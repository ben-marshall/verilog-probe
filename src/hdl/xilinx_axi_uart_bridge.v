==> flow/design.v <==
`timescale 1ns / 1ps
module uart_to_probe(
input             clk,
input             m_aresetn,
input             rx_valid,
input      [ 7:0] rx_data,
output            rx_ready,
output            tx_valid,
output     [ 7:0] tx_data,
input             tx_ready,
output     [31:0] m_axi_araddr,
input             m_axi_arready,
output     [ 2:0] m_axi_arsize,
output            m_axi_arvalid,
output     [31:0] m_axi_awaddr,
input             m_axi_awready,
output     [ 2:0] m_axi_awsize,
output            m_axi_awvalid,
output            m_axi_bready,
input      [ 1:0] m_axi_bresp,
input             m_axi_bvalid,
input      [31:0] m_axi_rdata,
output            m_axi_rready,
input      [ 1:0] m_axi_rresp,
input             m_axi_rvalid,
output     [31:0] m_axi_wdata,
input             m_axi_wready,
output     [ 3:0] m_axi_wstrb,
output            m_axi_wvalid
);
localparam [7:0]  UART_CTRL_CFG = 8'b0001_0000;
localparam [31:0] UART_REG_RX   = 32'h4060_0000;
localparam [31:0] UART_REG_TX   = 32'h4060_0004;
localparam [31:0] UART_REG_STAT = 32'h4060_0008;
localparam [31:0] UART_REG_CTRL = 32'h4060_000C;
reg a_ready;
reg d_ready;
reg [1:0] fsm_w;
reg [1:0] n_fsm_w;
reg [1:0] fsm_r;
reg [1:0] n_fsm_r;
localparam [1:0] FSM_RESET   = 2'd0;
localparam [1:0] FSM_SETUP   = 2'd1;
localparam [1:0] FSM_IDLE    = 2'd2;
localparam [1:0] FSM_RX      = 2'd3;
assign m_axi_awaddr = fsm_w == FSM_SETUP ? UART_REG_CTRL : UART_REG_TX;
assign m_axi_awsize = 3'b0;
assign m_axi_awvalid= fsm_w == FSM_SETUP ? !a_ready   : (rx_valid && !a_ready);
assign m_axi_wdata  = {24'b0, fsm_w==FSM_SETUP ? UART_CTRL_CFG : rx_data};
assign m_axi_wvalid = fsm_w == FSM_SETUP ? !d_ready   : (rx_valid && !d_ready);
assign m_axi_wstrb  = 4'b1111;
assign m_axi_bready = 1'b1;
assign rx_ready     = m_axi_bvalid;
assign tx_data      = m_axi_rdata;
assign tx_valid     = m_axi_rvalid && fsm_r == FSM_RX;
assign m_axi_rready = tx_ready     || fsm_r == FSM_IDLE;
assign m_axi_araddr = fsm_r == FSM_IDLE ? UART_REG_STAT : UART_REG_RX;
assign m_axi_arvalid= !m_axi_awvalid && !m_axi_arready && fsm_w == FSM_IDLE;
assign m_axi_arsize = 3'b0;
always @(*) begin : p_fsm_w_n
    case(fsm_w)
        FSM_RESET: n_fsm_w = FSM_SETUP;
        FSM_SETUP: n_fsm_w = a_ready && d_ready ? FSM_IDLE : FSM_SETUP;
        FSM_IDLE : n_fsm_w = FSM_IDLE;
        default  : n_fsm_w = FSM_IDLE;
    endcase
end
always @(*) begin : p_fsm_r_n
    case(fsm_r)
        FSM_RESET: n_fsm_r = FSM_IDLE;
        FSM_IDLE : n_fsm_r = (m_axi_rvalid && m_axi_rdata[0]) ? FSM_RX  :
                                                                FSM_IDLE;
        FSM_RX   : n_fsm_r = tx_ready ? FSM_IDLE : FSM_RX;
        default  : n_fsm_r = FSM_IDLE;
    endcase
end
always @(posedge clk, negedge m_aresetn) begin
    if(!m_aresetn) begin
        a_ready <= 1'b0;
        d_ready <= 1'b0;
    end else begin
        a_ready <= (a_ready || m_axi_awready) && m_axi_awvalid;
        d_ready <= (d_ready || m_axi_wready ) && m_axi_wvalid;
    end
end
always @(posedge clk, negedge m_aresetn) begin : p_fsm_w
    if(!m_aresetn) begin
        fsm_w    <= FSM_RESET;
        fsm_r    <= FSM_RESET;
    end else begin
        fsm_w    <= n_fsm_w;
        fsm_r    <= n_fsm_r;
    end
end
endmodule
# Step by step through the tools: uart_to_probe
# What the tools print for uart_to_probe, step after step.
# Line numbers count from 1 in the design file above.
# Operators carry their Yosys type and port widths (W data, S select, Z words).
# Cell names lack the library's common part.
# A cell with -- has no value.
# design
top_module	uart_to_probe
clk_port	clk
lib	sky130hd
lib_corner	tt_025C_1v80

# Elaborated design
# Counts by Yosys on the flattened word-level netlist (proc, flatten, opt, wreduce; memories kept). Register bits leave out memories and registers merged into their read ports (data or address); mux counts leave out enables and synchronous resets folded into registers. Print and check cells are left out. Cells with the same type and inputs are merged into one.
# op_classes
equal	4
bitwise	0
add_sub_neg	0
reduce_and_logical	17
multipliers	0
div_mod_pow	0
cmp	0
n_mux	10
shift	0
# op_table
cell	n
$logic_and A1 B1 Y1	9
$mux W8	1
$mux W4	2
$eq A2 B2 Y1 const B	3
$logic_not A1 Y1	4
$pmux W2 S2	1
$mux W1	4
$logic_or A1 B1 Y1	3
$eq A2 B1 Y1 const B	1
$logic_not A2 Y1	1
$pmux W1 S2	1
$mux W2	1
# word_totals
output_inout_bits	121
clocked_rd_ports_x_width	0
latchBits	0
word_cells	35
n_memories	0
mem_bits_rw	0
reg_bits	6
inputBits	53
rom_bits	0

# Logic depth
# Longest topological path by Yosys (ltp), each cell counted once; first at word level (registers and memories cut), then after technology mapping (sequential cells cut; the memories' decode and read muxes count).
# logic_depth
ltp_word	6
abc_area	0
ltp_mapped	2
depth_no_buf	2

# After synthesis
# The flow's flattened synthesis, as Yosys stat reports it; memories are mapped. The netlist is that of the ABC_AREA named above (0 if unset); the other value can give another one.
# Totals and module areas in this step are rounded.
# by_type
type	n	type_area_um2
buf_4	108	810.778
dfrtp_1	6	150.144
nor2b_1	7	43.792
dfstp_2	1	26.275
and2_1	2	12.512
nor3b_2	1	12.512
a221o_1	1	10.01
o21ba_2	1	10.01
a31o_2	1	8.758
a21o_1	1	7.507
conb_1	2	7.507
nand2_1	2	7.507
nor2_1	2	7.507
nor3b_1	1	7.507
or2_1	1	6.256
or2_2	1	6.256
buf_2	1	5.005
nand3_1	1	5.005
# Other cell types: 2; their cells: 2.
# synth_totals
flip_flops	7
synth_area_um2	1200
cell_count	142

# Timing after synthesis
# OpenSTA on the mapped netlist: ideal clock, no wires. The path of least setup slack (recovery checks aside). Input and output delay are each 20% of the period. Register names are those of the netlist, which keeps one name where synthesis merged equal registers.
# synth_path
kind	register to output
from	register fsm_w
to	output port m_axi_arvalid
out_delay_ps	212
path_delay_ps	852
arrival_time_ps	852
path_stages	3
launch_ps	0
t_required_ps	848
tclk_ps	1060
path_slack_ps	-4
synth_period_reached_ps	1064
# "path_delay_ps" is the arrival time less input delay plus setup time.
# A path that ends at an output port has no setup time.
# "path_stages": output pins that drive a net of the path, with the launching flip-flop's if there is one; two outputs of one cell count as two.
# "synth_period_reached_ps" is the clock period less the worst setup slack; recovery checks do not enter. This is arithmetic on one report: input and output delays are still those of the set period (20% each).
# An end named without its bit number is one bit of that signal or, where synthesis recoded a state register, one of its new flip-flops.
# The rows between start and end are the longest chain of elaborated cells between them; the timing report does not say that the signal goes this way. Where chains are equally long, one stands for them.
# Each line given opens the expression or statement behind the cell; cells for indexed reads and writes are added by Yosys, which also makes memories of some case tables.
# synth_between
cell_sequence	dfrtp_1 -> o21ba_2 -> nor3b_2
elab_chain_cells	5
# synth_rtl
element	line_no	rtl
from (decl)	38	reg [1:0] fsm_w;
from (assign)	88	fsm_w    <= FSM_RESET;
from (assign)	91	fsm_w    <= n_fsm_w;
$eq A2 B1 Y1	48	assign m_axi_awvalid= fsm_w == FSM_SETUP ? !a_ready   : (rx_valid && !a_ready);
$mux W1	48
$logic_not A1 Y1	58	assign m_axi_arvalid= !m_axi_awvalid && !m_axi_arready && fsm_w == FSM_IDLE;
$logic_and A1 B1 Y1 (2 in a row)	58
to (decl)	14	output            m_axi_arvalid,
# Nets of the timed path that keep an RTL name, with a line that drives or declares them; the list need not be complete.
# synth_named_nets
net	line_no
m_axi_awvalid	48

# Timing after layout
# Path of least setup slack in the final report of flow run 2 (OpenROAD, finished layout, wires in). Where an end is a register, its clock arrival counts in the times.
# The path's times are printed in steps of 10 ps; the period is the one set.
# layout_path
kind	register to output
from	register fsm_w
to	output port m_axi_arvalid
t_required_ps	820
launch_ps	220
path_slack_ps	-330
out_delay_ps	200
path_stages	4
tclk_ps	1020
arrival_time_ps	1150
# An end named without its bit number is one bit of that signal or, where synthesis recoded a state register, one of its new flip-flops.
# The rows between start and end are the longest chain of elaborated cells between them; the timing report does not say that the signal goes this way. Where chains are equally long, one stands for them.
# layout_between
cell_sequence	dfrtp_1 -> o21ba_4 -> nor3b_4 -> buf_2
elab_chain_cells	5
# layout_rtl
element	line_no	rtl
from (decl)	38	reg [1:0] fsm_w;
from (assign)	88	fsm_w    <= FSM_RESET;
from (assign)	91	fsm_w    <= n_fsm_w;
$eq A2 B1 Y1	48	assign m_axi_awvalid= fsm_w == FSM_SETUP ? !a_ready   : (rx_valid && !a_ready);
$mux W1	48
$logic_not A1 Y1	58	assign m_axi_arvalid= !m_axi_awvalid && !m_axi_arready && fsm_w == FSM_IDLE;
$logic_and A1 B1 Y1 (2 in a row)	58
to (decl)	14	output            m_axi_arvalid,

# Measured data: module uart_to_probe, platform sky130hd, 2 stored runs of the flow under differing settings, order arbitrary. Input and output delays are each 20% of the period that was set; the output load is 0.01 pF.
# "achievedPeriod_ps" means the clock period less the worst setup slack. The figure is calculated, with input and output delays left at 20% of the set period.
# By "worst_path_allowed_less_slack_ps" is meant the share of the clock period that the worst setup path is allowed (20% is reserved at inputs, 20% at outputs), minus its slack. Clock arrival times at its registers enter into it.
# "totalPower_w" is the tool's figure for a default switching activity; nothing was simulated.
# "worst_path_allowed_less_slack_ps" is given in steps of 10 ps.
# Measured values are rounded.
# Among the settings, n/a means not set for that run.
# A result given as n/a is not shown for that run.
stored run	period_ns	CORE_UTILIZATION	SETUP_SLACK_MARGIN	PLACE_DENSITY	CORE_ASPECT_RATIO	CORE_MARGIN	CELL_PAD_IN_SITES_GLOBAL_PLACEMENT	ABC_AREA	GPL_TIMING_DRIVEN	GPL_ROUTABILITY_DRIVEN	CTS_CLUSTER_SIZE	CAP_MARGIN	MIN_ROUTING_LAYER	SLEW_MARGIN	PLACE_DENSITY_LB_ADDON	TNS_END_PERCENT	CTS_CLUSTER_DIAMETER	worst_setup_slack_ps	worst_path_allowed_less_slack_ps	path_kind	totalPower_w	cell_area_final_um2	final_die_area_um2	finalUtil_frac	achievedPeriod_ps	timing.setup.tns_ps	post_synth_area_um2
flow run 1	0.772	55	0.22	0.61	1.12	6	1	0	1	1	15	35	met1	20	n/a	n/a	n/a	n/a	n/a	n/a	n/a	n/a	n/a	n/a	n/a	n/a	n/a
flow run 2	1.02	28	0.11	n/a	0.59	2	1	0	n/a	n/a	n/a	20	n/a	30	0.03	70	53	-330	1150	register to output	0.0011	1200	4700	0.32	1351	-3400	1200
# Flow run 1: incomplete, placement halted on GPL-0301
